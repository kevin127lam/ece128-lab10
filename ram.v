==> flow/design.v <==
`timescale 1ns / 1ps
module ram(i_clk, i_rst, i_write_en, i_addr, i_write_data, o_read_data);
    input i_clk, i_rst, i_write_en;
    input [2:0] i_addr;
    input [3:0] i_write_data;
    output reg [3:0] o_read_data;
    reg [3:0] mem [0:7];
    always @ (posedge i_clk) begin
        if(i_rst) begin
            mem[0]<= 4'b0;
            mem[1]<= 4'b0;
            mem[2]<= 4'b0;
            mem[3]<= 4'b0;
            mem[4]<= 4'b0;
            mem[5]<= 4'b0;
            mem[6]<= 4'b0;
            mem[7]<= 4'b0;
        end 
        else begin
            if(i_write_en)
                mem[i_addr] <= i_write_data;
            else
                o_read_data <= mem[i_addr];
            end
        end
endmodule
### Reports on ram

The steps from the RTL of ram to its reports follow in flow order.
Line numbers count from 1 in the design file above.
A cell with n/a has no value.

| design | value |
|---|---|
| design top | ram |
| clock input | i_clk |
| library | sky130hd |
| timing corner | tt_025C_1v80 |

### After elaboration

Yosys after proc, flatten, opt, wreduce and memory -nomap, before mapping. Enables and synchronous resets that opt folds into registers are not counted as muxes. Memory bits, and registers merged into a memory's read port (data or address), are not among the register bits. Print and check cells are not counted. Equal cells are merged and count once.
Memory sizes are those after Yosys's memory passes, which may raise the word count (mostly to a power of two), join words into wider ones and drop unused or constant bits.

| word-level totals | value |
|---|---|
| register bits after elaboration | 0 |
| bits in latches | 0 |
| bits in writable memories | 32 |
| memory bits (read-only) | 0 |
| memory cells | 1 |
| output and inout bits | 4 |
| cells after elaboration | 11 |

| cells by class | value |
|---|---|
| $add $sub $neg | 0 |
| multiply operators | 0 |
| divide/modulo/power cells | 0 |
| order comparisons | 0 |
| equal/unequal tests | 0 |
| shift-type cells | 0 |
| muxes and demuxes | 7 |
| bitwise gates (word level) | 2 |
| reductions and logical operators | 1 |

Memory list:

| memory | depth | bits a word | line | RTL |
|---|---|---|---|---|
| mem | 8 | 4 | 7 | `reg [3:0] mem [0:7];` |

Operators with widths:

| cell | count |
|---|---|
| two-way mux 4 bit | 2 |
| two-way mux 3 bit | 2 |
| two-way mux 1 bit | 3 |
| inverter 1 bit | 2 |
| AND reduction 2 bit | 1 |

### Logic depth

Depth = most cells in a row (Yosys ltp): at word level without a register or memory, in the mapped netlist without a sequential cell, where the memories' decode and read muxes count.

| depth | value |
|---|---|
| depth in word-level cells | 2 |
| ABC_AREA | 0 |
| depth in mapped cells | 5 |
| depth with buffers taken out | 4 |

### After synthesis

Source: synth_stat.txt of the flow (Yosys; design flattened, memories mapped). It holds for the ABC_AREA given above (unset counts as 0); a run with the other value may have another netlist.

Cell types:

| cell type | count | area in all (µm²) |
|---|---|---|
| sky130_fd_sc_hd__edfxtp_1 | 36 | 1.08E+03 |
| sky130_fd_sc_hd__and2_1 | 32 | 200.192 |
| sky130_fd_sc_hd__mux4_1 | 4 | 105.101 |
| sky130_fd_sc_hd__or2_2 | 8 | 50.048 |
| sky130_fd_sc_hd__nor2_1 | 11 | 41.29 |
| sky130_fd_sc_hd__mux2_2 | 3 | 33.782 |
| sky130_fd_sc_hd__mux2i_1 | 3 | 30.029 |
| sky130_fd_sc_hd__buf_2 | 4 | 20.019 |
| sky130_fd_sc_hd__a211o_1 | 2 | 17.517 |
| sky130_fd_sc_hd__a21oi_1 | 3 | 15.014 |
| sky130_fd_sc_hd__mux2_4 | 1 | 15.014 |
| sky130_fd_sc_hd__nand2b_1 | 2 | 12.512 |
| sky130_fd_sc_hd__buf_6 | 1 | 11.261 |
| sky130_fd_sc_hd__nor3_2 | 1 | 10.01 |
| sky130_fd_sc_hd__a22o_1 | 1 | 8.758 |
| sky130_fd_sc_hd__or3b_1 | 1 | 8.758 |
| sky130_fd_sc_hd__a211oi_1 | 1 | 7.507 |
| sky130_fd_sc_hd__a22oi_1 | 1 | 7.507 |

Not listed: further types 7, cells in them 8.

| mapped netlist | value |
|---|---|
| cell count | 123 |
| mapped area | 1715.4 µm² |
| sequential part of the area | 1081.0 µm² |
| mapped flip-flops | 36 |
| buffers | 6 |

### Timing after synthesis

Path of least setup slack by OpenSTA after synthesis, without wires, with an ideal clock, recovery checks aside; 20% of the period is set as input and as output delay. Where synthesis merged equal registers, the netlist keeps one of their names.

| path post-synthesis | value |
|---|---|
| path type | input port to flip-flop |
| from | in i_addr[1] |
| to | reg o_read_data[3] |
| clock period | 2.14 ns |
| input delay | 0.428 ns |
| data arrival time | 1.319 ns |
| required time | 1.881 ns |
| path slack | 0.562 ns |
| delay of the path | 1.150 ns |
| stages | 4 |
| buffers on the path | 1 |
| synthesis period reached | 1.578 ns |

"delay of the path" is the arrival time less input delay plus setup time.
"stages" counts driving pins, that of a launching flip-flop among them; a cell with two outputs on the path counts twice.
"synthesis period reached" is the clock period less the worst setup slack; recovery checks do not enter. This is arithmetic on one report: input and output delays are still those of the set period (20% each).

| between the ends, post-synthesis | value |
|---|---|
| cell sequence | sky130_fd_sc_hd__buf_2 sky130_fd_sc_hd__mux2_4 sky130_fd_sc_hd__a22o_1 sky130_fd_sc_hd__a211o_1 |

Ends and longest elaborated chain, post-synthesis:

| what | line | RTL |
|---|---|---|
| start, declared | 4 | `input [2:0] i_addr;` |
| end, declared | 6 | `output reg [3:0] o_read_data;` |

No chain of elaborated cells between the ends is given.

### Path in the finished layout

Path of least setup slack in the final report of run 1 (OpenROAD, finished layout, wires in). Where an end is a register, its clock arrival counts in the times.

| path post-layout | value |
|---|---|
| path type | input port to flip-flop |
| from | in i_addr[0] |
| to | reg o_read_data[1] |
| clock period | 1.79 ns |
| input delay | 0.36 ns |
| data arrival time | 1.87 ns |
| required time | 1.89 ns |
| path slack | 0.02 ns |
| stages | 3 |
| buffers on the path | 1 |

| between the ends, post-layout | value |
|---|---|
| cell sequence | sky130_fd_sc_hd__clkdlybuf4s50_1 sky130_fd_sc_hd__mux4_1 sky130_fd_sc_hd__mux2_2 |

Ends and longest elaborated chain, post-layout:

| what | line | RTL |
|---|---|---|
| start, declared | 4 | `input [2:0] i_addr;` |
| end, declared | 6 | `output reg [3:0] o_read_data;` |

No chain of elaborated cells between the ends is given.

==> results <==
Stored flow runs of ram (2 of them; Yosys, OpenROAD, sky130hd). They differ in their settings and are not a sequence. Constraints: input delay and output delay 20% of the set period each, output load 0.01 pF.
"achieved clock period" = clock period - worst setup slack. The figure is calculated, with input and output delays left at 20% of the set period.
"time used up by the worst setup path" = time allowed to the worst setup path (clock period - input delay - output delay, where it has them) - its slack; a late launch clock adds to it, a late capture clock takes from it.
"total power after layout": no workload was simulated; the value follows from the tool's default switching activity.
Among the settings, - means not set for that run.

| run | period_ns | CORE_UTILIZATION | PLACE_DENSITY_LB_ADDON | ABC_AREA | GPL_ROUTABILITY_DRIVEN | CTS_CLUSTER_SIZE | SLEW_MARGIN | MAX_ROUTING_LAYER | CAP_MARGIN | CORE_MARGIN | utilization of the finished layout (%) | total power after layout (µW) | die outline area (µm²) | time used up by the worst setup path (ns) | worst path kind | chip area in the Yosys report (µm²) | final setup TNS (ns) | smallest hold slack (ns) | standard-cell area after layout (µm²) | worst slack on setup checks (ns) | achieved clock period (ns) |
|---|---|---|---|---|---|---|---|---|---|---|---|---|---|---|---|---|---|---|---|---|---|
| run 1 | 1.79 | 48 | 0.28 | 0 | 1 | 52 | 10 | met4 | 20 | 2 | 60.4 | 1558 | 4067.9 | 1.41 | input port to flip-flop | 1715.4 | 0.000 | 0.723 | 2048.2 | 0.018 | 1.772 |
| run 2 | 1.82 | 40 | - | - | - | - | 20 | - | 20 | 2 | 51.8 | 1720 | 4828.2 | 1.37 | input port to flip-flop | 1715.4 | 0.000 | 0.686 | 2102.0 | 0.090 | 1.730 |
